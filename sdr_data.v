==> flow/design.v <==
module sdr_data(
                 clk,
                 reset,
                 data_bus,     
                 data_valid,
                 cstate,
                 clk_count,  
                 sdr_DQ        
                );
parameter tDLY = 2;  
parameter Programmed_Length = 1'b0;
parameter Single_Access     = 1'b1;
parameter Standard          = 2'b00; 
parameter Latency_2         = 3'b010;
parameter Latency_3         = 3'b011;
parameter Sequential        = 1'b0;
parameter Interleaved       = 1'b1;
parameter Length_1          = 3'b000;
parameter Length_2          = 3'b001;
parameter Length_4          = 3'b010;
parameter Length_8          = 3'b011;
parameter Write_Burst_Mode =    Programmed_Length;
parameter Operation_Mode   =    Standard;
parameter CAS_Latency      =    Latency_3;
parameter Burst_Type       =    Sequential;
parameter Burst_Length     =    Length_4;
parameter RA_MSB = 22;
parameter RA_LSB = 11;
parameter BA_MSB = 10;
parameter BA_LSB =  9;
parameter CA_MSB =  8;
parameter CA_LSB =  0;
parameter SDR_BA_WIDTH =  2;  
parameter SDR_A_WIDTH  = 12; 
parameter tCK  = 20;
parameter tMRD = 2*tCK;
parameter tRP  = 15;       
parameter tRFC = 66;       
parameter tRCD = 15;       
parameter tWR  = tCK + 7;    
parameter tDAL = tWR + tRP;   
parameter NUM_CLK_tMRD = tMRD/tCK;
parameter NUM_CLK_tRP  =  tRP/tCK;
parameter NUM_CLK_tRFC = tRFC/tCK;
parameter NUM_CLK_tRCD = tRCD/tCK;
parameter NUM_CLK_tDAL = tDAL/tCK;
parameter NUM_CLK_WAIT = 0; 
parameter NUM_CLK_CL    = 3;
parameter NUM_CLK_READ  = 4;
parameter NUM_CLK_WRITE = 4;
parameter i_NOP   = 4'b0000;
parameter i_PRE   = 4'b0001;
parameter i_tRP   = 4'b0010;
parameter i_AR1   = 4'b0011;
parameter i_tRFC1 = 4'b0100;
parameter i_AR2   = 4'b0101;
parameter i_tRFC2 = 4'b0110;
parameter i_MRS   = 4'b0111;   
parameter i_tMRD  = 4'b1000;   
parameter i_ready = 4'b1001;  
parameter c_idle   = 4'b0000;
parameter c_tRCD   = 4'b0001;
parameter c_cl     = 4'b0010;
parameter c_rdata  = 4'b0011;
parameter c_wdata  = 4'b0100;
parameter c_tRFC   = 4'b0101;
parameter c_tDAL   = 4'b0110;
parameter c_ACTIVE = 4'b1000;
parameter c_READA  = 4'b1001;
parameter c_WRITEA = 4'b1010;
parameter c_AR     = 4'b1011;
parameter INHIBIT            = 4'b1111;   
parameter NOP                = 4'b0111;   
parameter ACTIVE             = 4'b0011;   
parameter READ               = 4'b0101;
parameter WRITE              = 4'b0100;
parameter BURST_TERMINATE    = 4'b0110;
parameter PRECHARGE          = 4'b0010;   
parameter AUTO_REFRESH       = 4'b0001;
parameter LOAD_MODE_REGISTER = 4'b0000;
    input  		clk;
    input  		reset;
    input [3:0] cstate;
    input [3:0] clk_count;
    output            data_valid;
    inout  [15:0]     data_bus;
    inout   [3:0]     sdr_DQ;
    reg [15:0]  regSdrDQ;
    reg         enable_sysD;
    reg [15:0]  regSysD;
	reg [3:0]   regSysDX;
	reg         enableSdrDQ;
    wire         stateWRITEA;
	wire [3:0]   cnt0_dq ;
	wire [3:0]   cnt1_dq ;
	wire [3:0]   cnt2_dq ;
	wire [3:0]   cnt3_dq ;
	assign #tDLY data_valid = enable_sysD;
	assign #tDLY data_bus = (enable_sysD) ? regSdrDQ : 16'hzzzz;
	assign cnt0_dq = (cstate == c_rdata) && (clk_count == 0) ? sdr_DQ : regSdrDQ[3:0];
	assign cnt1_dq = (cstate == c_rdata) && (clk_count == 1) ? sdr_DQ : regSdrDQ[7:4];
	assign cnt2_dq = (cstate == c_rdata) && (clk_count == 2) ? sdr_DQ : regSdrDQ[11:8];
	assign cnt3_dq = (cstate == c_rdata) && (clk_count == 3) ? sdr_DQ : regSdrDQ[15:12];
	always @(posedge clk or posedge reset)
	   if (reset)
	      regSdrDQ <= #tDLY 16'h0000;
	   else
	      regSdrDQ <= #tDLY {cnt3_dq,cnt2_dq,cnt1_dq,cnt0_dq};
	always @(posedge clk or posedge reset)
	  if (reset)
	          enable_sysD <= #tDLY 0;
	  else if ((cstate == c_rdata) && (clk_count == NUM_CLK_READ - 1))
	          enable_sysD <= #tDLY 1;
	  else    enable_sysD <= #tDLY 0;
	assign #tDLY sdr_DQ = (enableSdrDQ) ? regSysDX : 4'bzzzz;
	always @(posedge clk or posedge reset)
	  if (reset)
	          regSysDX <= #tDLY 16'h0000;
	  else if (cstate == c_WRITEA)
	          regSysDX <= #tDLY regSysD[3:0];
	  else if ((cstate == c_wdata) && (clk_count == 1))
	          regSysDX <= #tDLY regSysD[7:4];
	  else if ((cstate == c_wdata) && (clk_count == 2))
	          regSysDX <= #tDLY regSysD[11:8];
	  else    regSysDX <= #tDLY regSysD[15:12];
	assign #tDLY stateWRITEA = (cstate == c_WRITEA) ? 1'b1 : 1'b0;
	always @(posedge clk or posedge reset)
	  if  (reset)
	          enableSdrDQ <= #tDLY 0;
	  else if (cstate == c_WRITEA)
	          enableSdrDQ <= #tDLY 1;
	  else if ((cstate == c_wdata) && (clk_count == NUM_CLK_WRITE))
	          enableSdrDQ <= #tDLY 0;
	always @(posedge clk or posedge reset)
	  if (reset)
	          regSysD <= #tDLY 16'h0000;
	  else    regSysD <= #tDLY data_bus;
	endmodule
**From RTL to reports: sdr_data**

The steps from the RTL of sdr_data to its reports follow in flow order.
Lines are those of the file above, counted from 1.
Operators: Yosys type, input widths -> output width; for muxes data width and select width s.
Library cell names are shortened.
The mark -- stands for no value.

- Top: sdr_data
- Clock: clk
- Cell library: sky130hd
- Library corner: tt_025C_1v80

**After elaboration**

Source: Yosys, flattened and elaborated, memories not mapped. Widths are those after wreduce. Registers that Yosys merges into a memory's read port (data or address) are not register bits. Print and check cells do not count. Equal cells are merged and count once.

- Bits in registers: 38
- Input port bits: 10
- Output and inout port bits: 21
- Word-level cells: 32

- Equality and inequality tests: 7
- Muxes and demuxes: 8
- Reductions and logical operators: 9

Operators with widths:

| cell | count |
|---|---|
| $mux 16 | 1 |
| $mux 4 | 4 |
| $eq 4x2->1 const B | 3 |
| $eq 4x3->1 const B | 2 |
| $logic_and 1x1->1 | 7 |
| $eq 4x1->1 const B | 1 |
| $eq 4x4->1 const B | 1 |
| $logic_not 4->1 | 1 |
| $mux 1 | 3 |
| $reduce_bool 2->1 | 1 |

**Longest topological paths**

Yosys ltp: most cells in a row. Word level: on the elaborated netlist, between registers, memories and ports. Mapped: between sequential cells and ports; inverters and the memories' decode and read muxes count.

- Word-level depth: 5
- ABC_AREA: 0
- Depth in mapped cells: 3
- Mapped depth without buffers: 3

**Netlist**

The flow's flattened synthesis, as Yosys stat reports it; memories are mapped. The netlist is that of the ABC_AREA named above (0 if unset); the other value can give another one.
Totals and module areas in this step are rounded.

Cell types:

| type | count | total area (um^2) |
|---|---|---|
| dfrtp_1 | 37 | 925.888 |
| mux2_2 | 16 | 180.173 |
| a221oi_1 | 4 | 35.034 |
| o22ai_1 | 4 | 25.024 |
| inv_1 | 6 | 22.522 |
| nor2_1 | 6 | 22.522 |
| nand4_1 | 3 | 18.768 |
| nand4b_1 | 2 | 17.517 |
| nor3_4 | 1 | 16.266 |
| nand2b_1 | 2 | 12.512 |
| nand4bb_1 | 1 | 11.261 |
| nor4bb_1 | 1 | 10.01 |
| a41oi_1 | 1 | 8.758 |
| xor2_1 | 1 | 8.758 |
| and2b_1 | 1 | 7.507 |
| and3_2 | 1 | 7.507 |
| and2_1 | 1 | 6.256 |
| nor2b_1 | 1 | 6.256 |

- Cell count: 89
- Mapped area: 1300 um^2
- Sequential area: 930 um^2
- Flip-flops: 37
- Buffer cells: 0

**Path before layout**

Source: OpenSTA report_checks on the synthesized netlist (no wires, ideal clock, input and output delay 20% of the period each), path of least setup slack; recovery checks are left aside. Register names are those of the netlist, which keeps one name where synthesis merged equal registers.

- Path kind: in2reg
- Start point: in cstate[3]
- End point: reg (no name shown)
- Period: 2.04 ns
- External input delay: 0.408 ns
- Library setup time: 0.125 ns
- Launch time at the first pin: 0.408 ns
- Arrival: 1.167 ns
- Data required time: 1.915 ns
- Path slack: 0.748 ns
- Path delay: 0.884 ns
- Stages: 3
- Path buffers: 0
- Synthesis period reached: 1.292 ns

"path delay" is the arrival time less input delay plus setup time.
"stages" counts driving pins, that of a launching flip-flop among them; a cell with two outputs on the path counts twice.
"synthesis period reached" is the clock period less the worst setup slack; recovery checks do not enter. This is arithmetic on one report: input and output delays are still those of the set period (20% each).

- Cell sequence: nor3_4 -> nand4b_1 -> mux2_2

RTL lines, path after synthesis:

| item | RTL line | RTL |
|---|---|---|
| start: declaration | 83 | `input [3:0] cstate;` |

Chain of elaborated cells between the ends: none given.

**Timing after layout**

Path of least setup slack in the final report of job 1 (OpenROAD, finished layout, wires in). Where an end is a register, its clock arrival counts in the times.

- Path kind: in2reg
- Start point: in clk_count[2]
- End point: reg (no name shown)
- Period: 0.893 ns
- External input delay: 0.18 ns
- Library setup time: 0.11 ns
- Launch time at the first pin: 0.18 ns
- Arrival: 1.18 ns
- Data required time: 1.06 ns
- Path slack: -0.12 ns
- Stages: 5
- Path buffers: 2

- Cell sequence: buf_6 -> nor3_4 -> nand4b_1 -> buf_6 -> mux2_4

RTL lines, path post-layout:

| item | RTL line | RTL |
|---|---|---|
| start: declaration | 84 | `input [3:0] clk_count;` |

Chain of elaborated cells between the ends: none given.

--- measured runs ---
Measured results for sdr_data: 2 stored runs of the Yosys and OpenROAD flow on sky130hd. The settings differ; the order carries no meaning. The constraints put input and output delay at 20% of the set period each and load the outputs with 0.01 pF.
"achieved clock period" is the run's clock period less its worst setup slack. It is reckoned from that one timing run; input and output delays stay at 20% of the period that was set.
"allowed time less slack (worst setup path)" = time allowed to the worst setup path (clock period - input delay - output delay, where it has them) - its slack; a late launch clock adds to it, a late capture clock takes from it.
By "total power after layout" is meant OpenSTA's value without simulated activity: inputs other than the clock are taken to toggle once in ten clock periods, and the tool carries that through the logic.
Values from the reports are rounded here.

### Job 1

==> flow/run.sh <==
#!/bin/bash
# the make line also repeats the synthesis and layout settings of config.mk as NAME=value (left out here)
make -C /OpenROAD-flow-scripts/flow DESIGN_CONFIG=/design/flow/config.mk WORK_HOME=/design/flow/orfs CLKGATE_MAP_FILE= finish
==> flow/config.mk <==
export PLATFORM = sky130hd
export DESIGN_NAME = sdr_data
export DESIGN_NICKNAME = sdr_data
export VERILOG_FILES = /design/flow/design.v
export SDC_FILE = /design/flow/constraint.sdc
export NUM_CORES = 4
export LEC_CHECK = 0
export CAP_MARGIN = 20
export CELL_PAD_IN_SITES_DETAIL_PLACEMENT = 0
export CELL_PAD_IN_SITES_GLOBAL_PLACEMENT = 1
export CORE_ASPECT_RATIO = 0.71
export CORE_MARGIN = 3
export CORE_UTILIZATION = 24
export GPL_TIMING_DRIVEN = 0
export PLACE_DENSITY_LB_ADDON = 0.13
export SETUP_SLACK_MARGIN = 0.09
export SLEW_MARGIN = 20
==> flow/constraint.sdc <==
create_clock -name core_clock -period 0.893 [get_ports {clk}]
set_input_delay 0.1786 -clock core_clock [delete_from_list [all_inputs] [get_ports {clk}]]
set_output_delay 0.1786 -clock core_clock [all_outputs]
set_load 0.01 [all_outputs]

Results of job 1:
- Chip area after synthesis (Yosys): 1300 um^2
- Die size: 6500 um^2
- Standard-cell area of the final layout: 1800 um^2
- Final design utilization: 35 %
- Worst setup slack after layout: -0.12 ns
- Total negative setup slack: -1.9 ns
- Worst hold slack in the final report: -0.081 ns
- Total power after layout: 3500 uW
- Achieved clock period: 1.013 ns
- Allowed time less slack (worst setup path): 0.83 ns
- Kind of the worst setup path: in2reg

### Job 2

==> flow/run.sh <==
#!/bin/bash
# the make line also repeats the synthesis and layout settings of config.mk as NAME=value (left out here)
make -C /OpenROAD-flow-scripts/flow DESIGN_CONFIG=/design/flow/config.mk WORK_HOME=/design/flow/orfs CLKGATE_MAP_FILE= finish
==> flow/config.mk <==
export PLATFORM = sky130hd
export DESIGN_NAME = sdr_data
export DESIGN_NICKNAME = sdr_data
export VERILOG_FILES = /design/flow/design.v
export SDC_FILE = /design/flow/constraint.sdc
export NUM_CORES = 4
export LEC_CHECK = 0
export CAP_MARGIN = 0
export CELL_PAD_IN_SITES_DETAIL_PLACEMENT = 2
export CORE_ASPECT_RATIO = 1.51
export CORE_MARGIN = 2
export CORE_UTILIZATION = 72
export GPL_TIMING_DRIVEN = 1
export MAX_ROUTING_LAYER = met5
export PLACE_DENSITY = 0.41
export SETUP_SLACK_MARGIN = 0.04
export SLEW_MARGIN = 15
==> flow/constraint.sdc <==
create_clock -name core_clock -period 0.818 [get_ports {clk}]
set_input_delay 0.1636 -clock core_clock [delete_from_list [all_inputs] [get_ports {clk}]]
set_output_delay 0.1636 -clock core_clock [all_outputs]
set_load 0.01 [all_outputs]

Outcome of job 2: no final report: placement broke off with DPL-0033
--- end ---
