==> flow/design.v <==
 module sdr_ctrl
                (
                clk,
                reset,
                rd_wr,
                addrs,
                delay_100us,
                ref_req,      
                ref_ack,
                cy_end,
                init_done,
                istate,      
                cstate,      
                clk_count
                );
parameter tDLY = 2;  
parameter Programmed_Length = 1'b0;
parameter Single_Access     = 1'b1;
parameter Standard          = 2'b00; 
parameter Latency_2         = 3'b010;
parameter Latency_3         = 3'b011;
parameter Sequential        = 1'b0;
parameter Interleaved       = 1'b1;
parameter Length_1          = 3'b000;
parameter Length_2          = 3'b001;
parameter Length_4          = 3'b010;
parameter Length_8          = 3'b011;
parameter Write_Burst_Mode =    Programmed_Length;
parameter Operation_Mode   =    Standard;
parameter CAS_Latency      =    Latency_3;
parameter Burst_Type       =    Sequential;
parameter Burst_Length     =    Length_4;
parameter RA_MSB = 22;
parameter RA_LSB = 11;
parameter BA_MSB = 10;
parameter BA_LSB =  9;
parameter CA_MSB =  8;
parameter CA_LSB =  0;
parameter SDR_BA_WIDTH =  2;  
parameter SDR_A_WIDTH  = 12; 
parameter tCK  = 20;
parameter tMRD = 2*tCK;
parameter tRP  = 15;       
parameter tRFC = 66;       
parameter tRCD = 15;       
parameter tWR  = tCK + 7;    
parameter tDAL = tWR + tRP;   
parameter NUM_CLK_tMRD = tMRD/tCK;
parameter NUM_CLK_tRP  =  tRP/tCK;
parameter NUM_CLK_tRFC = tRFC/tCK;
parameter NUM_CLK_tRCD = tRCD/tCK;
parameter NUM_CLK_tDAL = tDAL/tCK;
parameter NUM_CLK_WAIT = 0; 
parameter NUM_CLK_CL    = 3;
parameter NUM_CLK_READ  = 4;
parameter NUM_CLK_WRITE = 4;
parameter i_NOP   = 4'b0000;
parameter i_PRE   = 4'b0001;
parameter i_tRP   = 4'b0010;
parameter i_AR1   = 4'b0011;
parameter i_tRFC1 = 4'b0100;
parameter i_AR2   = 4'b0101;
parameter i_tRFC2 = 4'b0110;
parameter i_MRS   = 4'b0111;   
parameter i_tMRD  = 4'b1000;   
parameter i_ready = 4'b1001;  
parameter c_idle   = 4'b0000;
parameter c_tRCD   = 4'b0001;
parameter c_cl     = 4'b0010;
parameter c_rdata  = 4'b0011;
parameter c_wdata  = 4'b0100;
parameter c_tRFC   = 4'b0101;
parameter c_tDAL   = 4'b0110;
parameter c_ACTIVE = 4'b1000;
parameter c_READA  = 4'b1001;
parameter c_WRITEA = 4'b1010;
parameter c_AR     = 4'b1011;
parameter INHIBIT            = 4'b1111;   
parameter NOP                = 4'b0111;   
parameter ACTIVE             = 4'b0011;   
parameter READ               = 4'b0101;
parameter WRITE              = 4'b0100;
parameter BURST_TERMINATE    = 4'b0110;
parameter PRECHARGE          = 4'b0010;   
parameter AUTO_REFRESH       = 4'b0001;
parameter LOAD_MODE_REGISTER = 4'b0000;
  input        		clk;
	input        		reset;
	input        		rd_wr;
	input        		addrs;
	input        		delay_100us;
	input        		ref_req;
  output  reg     cy_end;
	output  reg         ref_ack;
	output  reg         init_done;
	output  reg [3:0]   istate;
	output  reg [3:0]   cstate;
	output  reg [3:0]   clk_count;
    reg     syncResetclk;  
	always @(posedge clk or posedge reset)
  		if (reset) begin
     		istate <= #tDLY i_NOP;
  		end else
    		case (istate)
		      i_NOP:    
		               if (delay_100us) istate <= #tDLY i_PRE;
		      i_PRE:    
		               istate <= #tDLY (NUM_CLK_tRP == 0) ? i_AR1 : i_tRP;
		      i_tRP:    
		               if (clk_count == NUM_CLK_tRP) istate <= #tDLY i_AR1;
		      i_AR1:    
		               istate <= #tDLY (NUM_CLK_tRFC == 0) ? i_AR2 : i_tRFC1;
		      i_tRFC1:  
		               if (clk_count == NUM_CLK_tRFC) istate <= #tDLY i_AR2;
		      i_AR2:    
		               istate <= #tDLY (NUM_CLK_tRFC == 0) ? i_MRS : i_tRFC2;
		      i_tRFC2:  
		               if (clk_count == NUM_CLK_tRFC) istate <= #tDLY i_MRS;
		      i_MRS:    
		               istate <= #tDLY (NUM_CLK_tMRD == 0) ? i_ready : i_tMRD;
		      i_tMRD:   
		               if (clk_count == NUM_CLK_tMRD) istate <= #tDLY i_ready;
		      i_ready:  
		               istate <= #tDLY i_ready;
		      default:
		               istate <= #tDLY i_NOP;
		    endcase
always @(posedge clk or posedge reset)
  if (reset) begin
     init_done <= #tDLY 0;
  end else
    case (istate)
      i_ready: init_done <= #tDLY 1;
      default: init_done <= #tDLY 0;
    endcase
always @(posedge clk or posedge reset)
  if (reset) begin
     cstate <= #tDLY c_idle;
  end else
    case (cstate)
      c_idle:    
                if (ref_req && init_done) cstate <= #tDLY c_AR;
                else if (!addrs && init_done) cstate <= #tDLY c_ACTIVE;
      c_ACTIVE:  
                if (NUM_CLK_tRCD == 0)
                   cstate <= #tDLY (rd_wr) ? c_READA : c_WRITEA;
                else cstate <= #tDLY c_tRCD;
      c_tRCD:    
                if (clk_count == NUM_CLK_tRCD)
                   cstate <= #tDLY (rd_wr) ? c_READA : c_WRITEA;
      c_READA:   
                cstate <= #tDLY c_cl;
      c_cl:      
                if (clk_count == NUM_CLK_CL) cstate <= #tDLY c_rdata;
      c_rdata:   
                if (clk_count == NUM_CLK_READ - 1) cstate <= #tDLY c_idle;
      c_WRITEA:  
                cstate <= #tDLY c_wdata;
      c_wdata:   
                if (clk_count == NUM_CLK_WRITE) cstate <= #tDLY c_tDAL;
      c_tDAL:    
                if (clk_count == NUM_CLK_WAIT) cstate <= #tDLY c_idle;
      c_AR:      
                cstate <= #tDLY (NUM_CLK_tRFC == 0) ? c_idle : c_tRFC;
      c_tRFC:    
                if (clk_count == NUM_CLK_tRFC) cstate <= #tDLY c_idle;
      default:
                cstate <= #tDLY c_idle;
    endcase
always @(posedge clk or posedge reset)
  if (reset) begin
     ref_ack <= #tDLY 0;
  end else
    case (cstate)
      c_idle:
         if (ref_req && init_done) ref_ack <= #tDLY 1;
         else ref_ack <= #tDLY 0;
      c_AR:
         if (NUM_CLK_tRFC == 0) ref_ack <= #tDLY 0;
         else ref_ack <= #tDLY 1;
      default:
         ref_ack <= #tDLY 0;
    endcase
always @(posedge clk or posedge reset)
  if (reset) begin
     cy_end <= #tDLY 1;
  end else
    case (cstate)
      c_idle:
         if (ref_req && init_done) cy_end <= #tDLY 1;
         else if (!addrs && init_done) cy_end <= #tDLY 0;
         else cy_end <= #tDLY 1;
      c_ACTIVE,
      c_tRCD,
      c_READA,
      c_cl,
      c_WRITEA,
      c_wdata:
         cy_end <= #tDLY 0;
      c_rdata:
        cy_end <= #tDLY (clk_count == NUM_CLK_READ - 1) ? 1 : 0;
      c_tDAL:
         cy_end <= #tDLY (clk_count == NUM_CLK_WAIT) ? 1 : 0;
      default:
         cy_end <= #tDLY 1;
    endcase
always @(posedge clk)
  if (syncResetclk) clk_count <= #tDLY 0;
  else clk_count <= #tDLY clk_count + 1;
always @(istate or cstate or clk_count)
  case (istate)
    i_PRE:
         syncResetclk <= #tDLY (NUM_CLK_tRP == 0) ? 1 : 0;
    i_AR1,
    i_AR2:
         syncResetclk <= #tDLY (NUM_CLK_tRFC == 0) ? 1 : 0;
    i_NOP:
         syncResetclk <= #tDLY 1;
    i_tRP:
         syncResetclk <= #tDLY (clk_count == NUM_CLK_tRP) ? 1 : 0;
    i_tMRD:
         syncResetclk <= #tDLY (clk_count == NUM_CLK_tMRD) ? 1 : 0;
    i_tRFC1,
    i_tRFC2:
         syncResetclk <= #tDLY (clk_count == NUM_CLK_tRFC) ? 1 : 0;
    i_ready:
         case (cstate)
           c_ACTIVE:
                syncResetclk <= #tDLY (NUM_CLK_tRCD == 0) ? 1 : 0;
           c_idle:
                syncResetclk <= #tDLY 1;
           c_tRCD:
                syncResetclk <= #tDLY (clk_count == NUM_CLK_tRCD) ? 1 : 0;
           c_tRFC:
                syncResetclk <= #tDLY (clk_count == NUM_CLK_tRFC) ? 1 : 0;
           c_cl:
                syncResetclk <= #tDLY (clk_count == NUM_CLK_CL) ? 1 : 0;
           c_rdata:
                syncResetclk <= #tDLY (clk_count == NUM_CLK_READ) ? 1 : 0;
           c_wdata:
                syncResetclk <= #tDLY (clk_count == NUM_CLK_WRITE) ? 1 : 0;
           default:
                syncResetclk <= #tDLY 0;
         endcase
    default:
         syncResetclk <= #tDLY 0;
  endcase
endmodule : sdr_ctrl
Step by step through the tools: sdr_ctrl --
What the tools print for sdr_ctrl, step after step. Lines are those of the file above, counted from 1. Cell names lack the library's common part. Not given: -
Set-up: top module sdr_ctrl, clock input clk, library sky130hd, library corner tt_025C_1v80

Elaborated design --
Source: Yosys, flattened and elaborated, memories not mapped. Widths are those after wreduce. Registers that Yosys merges into a memory's read port (data or address) are not register bits. Print and check cells do not count. Equal cells are merged and count once.
Bit counts: register bits after elaboration 15, output and inout port bits 15, elaborated cells 82
Cells by class: $add $sub $neg 1, eq/ne operators 33, multiplexer cells 27, reduce/logical cells 15
Operators by type and width (count):
- 4-bit case mux with 10-bit select | 2
- 4-bit 2-to-1 mux | 12
- 4-bit by 3-bit == test with 1-bit output (second input constant) | 8
- 4-bit by 2-bit == test with 1-bit output (second input constant) | 6
- 4-bit == test (second input constant) | 6
- 2-bit inequality test (second input constant) | 9
- 2-bit OR reduction | 6
- 4-bit zero test | 3
- 4-bit by 1-bit == test with 1-bit output (second input constant) | 2
- 1-bit case mux with 4-bit select | 2
- 1-bit 2-to-1 mux | 8
- 6-bit AND reduction | 1
- 6-bit OR reduction | 1
- 5-bit AND reduction | 1
- 1-bit case mux with 5-bit select | 1
- 4-bit by 1-bit adder with 4-bit output (second input constant) | 1
- 3-bit inequality test (second input constant) | 1
- 1-bit logical AND | 2
- 2-bit by 1-bit inequality test with 1-bit output (second input constant) | 1
- 1-bit case mux with 2-bit select | 1
- 2-bit 2-to-1 mux | 1
- 1-bit zero test | 1

Longest topological paths --
Longest topological path by Yosys (ltp), each cell counted once; first at word level (registers and memories cut), then after technology mapping (sequential cells cut; the memories' decode and read muxes count).
Depth: word-level depth 5, ABC_AREA 1, gate-level depth with buffers 9, gate-level depth less buffers 9

Mapped cells and area --
Source: synth_stat.txt of the flow (Yosys; design flattened, memories mapped). It holds for the ABC_AREA given above (unset counts as 0); a run with the other value may have another netlist.
Mapped netlist: mapped cells 144, chip area (Yosys) 1017.2 um^2, area of sequential cells 356.6 um^2, flip-flop cells 15
Cells by type:
- dfrtp_1 | count 10, area in all 250.24 um^2
- nand2_1 | count 38, area in all 142.637 um^2
- dfxtp_1 | count 4, area in all 80.077 um^2
- nor2_4 | count 6, area in all 67.565 um^2
- inv_1 | count 16, area in all 60.058 um^2
- nand3_1 | count 12, area in all 60.058 um^2
- nor2_1 | count 16, area in all 60.058 um^2
- o21ai_0 | count 9, area in all 45.043 um^2
- nand2_2 | count 7, area in all 43.792 um^2
- ha_1 | count 3, area in all 37.536 um^2
- dfstp_2 | count 1, area in all 26.275 um^2
- nand3_2 | count 2, area in all 20.019 um^2
- nor2_2 | count 3, area in all 18.768 um^2
- nand4_1 | count 2, area in all 12.512 um^2
- inv_2 | count 3, area in all 11.261 um^2
- a21oi_1 | count 2, area in all 10.01 um^2
- nor3_1 | count 2, area in all 10.01 um^2
- a21oi_2 | count 1, area in all 8.758 um^2
Other cell types: 7; their cells: 7.

Worst setup path after synthesis --
Path of least setup slack by OpenSTA after synthesis, without wires, with an ideal clock, recovery checks aside; 20% of the period is set as input and as output delay. Where synthesis merged equal registers, the netlist keeps one of their names.
Path post-synthesis: path kind register to register, start register clk_count[0], end register cstate[0], clock period 2340 ps, setup time 117 ps, launch time at the first pin 0 ps, arrival 1269 ps, required time 2223 ps, path slack 954 ps, path delay 1386 ps, stages on the path 10, period reached after synthesis 1386 ps
"path delay" is the arrival time less input delay plus setup time. "stages on the path": output pins that drive a net of the path, with the launching flip-flop's if there is one; two outputs of one cell count as two. "period reached after synthesis" = period - worst setup slack (recovery checks aside). The figure is calculated, with input and output delays left at 20% of the set period. The rows between start and end are the longest chain of elaborated cells between them; the timing report does not say that the signal goes this way. Where chains are equally long, one stands for them. Each line given opens the expression or statement behind the cell; cells for indexed reads and writes are added by Yosys, which also makes memories of some case tables. At most two assigning lines are given for a register; there are more.
On the way, post-synthesis: cell sequence dfxtp_1 -> inv_1 -> ha_1 -> nand2_1 -> nor2_1 -> nor2_4 -> a21oi_2 -> nand3_2 -> nand2_1 -> nand2_1, length of the longest elaborated chain 3
RTL lines, path post-synthesis:
- start, declared | RTL line 98 | output reg [3:0] clk_count;
- start, assigned | RTL line 208 | if (syncResetclk) clk_count <= #tDLY 0;
- start, assigned | RTL line 209 | else clk_count <= #tDLY clk_count + 1;
- 4-bit by 2-bit == test with 1-bit output | RTL line 156 | if (clk_count == NUM_CLK_READ - 1) cstate <= #tDLY c_idle;
- 4-bit 2-to-1 mux | RTL line 156
- 4-bit case mux with 10-bit select | RTL line 140 | case (cstate)
- end, assigned | RTL line 138 | cstate <= #tDLY c_idle;
- end, assigned | RTL line 142 | if (ref_req && init_done) cstate <= #tDLY c_AR;
- end, declared | RTL line 97 | output reg [3:0] cstate;

Timing after layout --
From the final timing report of flow run 1: the path of least setup slack in the routed layout; clock arrival at registers is part of the times. The path's times are printed in steps of 10 ps; the period is the one set.
Path after layout: path kind register to output, start register cstate[2], end output port cstate[2], clock period 3000 ps, external output delay 600 ps, launch time at the first pin 260 ps, arrival 1380 ps, required time 2400 ps, path slack 1020 ps, stages on the path 2
At most two assigning lines are given for a register; there are more.
On the way, after layout: cell sequence dfrtp_1 -> clkdlybuf4s50_1, length of the longest elaborated chain 0
RTL lines, path after layout:
- start, declared | RTL line 97 | output reg [3:0] cstate;
- start, assigned | RTL line 138 | cstate <= #tDLY c_idle;
- start, assigned | RTL line 142 | if (ref_req && init_done) cstate <= #tDLY c_AR;
- end, declared | RTL line 97

Record of 2 stored runs of the RTL-to-layout flow on sdr_ctrl, platform sky130hd. The runs are unordered. Constraints: input delay and output delay 20% of the set period each, output load 0.01 pF.
"worst path time": the worst setup path's part of the clock period (all of it between registers, 20% less for each end at a port) less its slack. A launch clock that arrives late makes it longer, a capture clock that arrives late makes it shorter.
"worst path time" is known to 10 ps.

[flow run 1] flow files
==> flow/run.sh <==
#!/bin/bash
# the make line also repeats the synthesis and layout settings of config.mk as NAME=value (left out here)
make -C /OpenROAD-flow-scripts/flow DESIGN_CONFIG=/design/flow/config.mk WORK_HOME=/design/flow/orfs CLKGATE_MAP_FILE= finish
==> flow/config.mk <==
export PLATFORM = sky130hd
export DESIGN_NAME = sdr_ctrl
export DESIGN_NICKNAME = sdr_ctrl
export VERILOG_FILES = /design/flow/design.v
export SDC_FILE = /design/flow/constraint.sdc
export NUM_CORES = 4
export LEC_CHECK = 0
export ABC_AREA = 1
export CAP_MARGIN = 20
export CELL_PAD_IN_SITES_DETAIL_PLACEMENT = 2
export CORE_MARGIN = 2
export CORE_UTILIZATION = 22
export MAX_ROUTING_LAYER = met4
export MIN_ROUTING_LAYER = met2
export PLACE_DENSITY = 0.72
export SETUP_SLACK_MARGIN = 0.69
export SLEW_MARGIN = 0
export TNS_END_PERCENT = 95
==> flow/constraint.sdc <==
create_clock -name core_clock -period 3.0 [get_ports {clk}]
set_input_delay 0.6000 -clock core_clock [delete_from_list [all_inputs] [get_ports {clk}]]
set_output_delay 0.6000 -clock core_clock [all_outputs]
set_load 0.01 [all_outputs]

[flow run 1] result: standard-cell area after routing 1328.8 um^2; die footprint 5184.0 um^2; worst path time 1380 ps; worst path kind register to output; Yosys chip area after synthesis 1017.2 um^2; worst setup slack after layout 1018 ps

[flow run 2] flow files
==> flow/run.sh <==
#!/bin/bash
# the make line also repeats the synthesis and layout settings of config.mk as NAME=value (left out here)
make -C /OpenROAD-flow-scripts/flow DESIGN_CONFIG=/design/flow/config.mk WORK_HOME=/design/flow/orfs CLKGATE_MAP_FILE= finish
==> flow/config.mk <==
export PLATFORM = sky130hd
export DESIGN_NAME = sdr_ctrl
export DESIGN_NICKNAME = sdr_ctrl
export VERILOG_FILES = /design/flow/design.v
export SDC_FILE = /design/flow/constraint.sdc
export NUM_CORES = 4
export LEC_CHECK = 0
export CAP_MARGIN = 20
export CELL_PAD_IN_SITES_GLOBAL_PLACEMENT = 0
export CORE_ASPECT_RATIO = 1.56
export CORE_MARGIN = 2
export CORE_UTILIZATION = 60
export CTS_CLUSTER_SIZE = 26
export MIN_ROUTING_LAYER = met2
export PLACE_DENSITY = 0.6
export SETUP_SLACK_MARGIN = 0.49
export SLEW_MARGIN = 20
==> flow/constraint.sdc <==
create_clock -name core_clock -period 1.76 [get_ports {clk}]
set_input_delay 0.3520 -clock core_clock [delete_from_list [all_inputs] [get_ports {clk}]]
set_output_delay 0.3520 -clock core_clock [all_outputs]
set_load 0.01 [all_outputs]

[flow run 2] result: incomplete, clock tree synthesis halted on DPL-0038
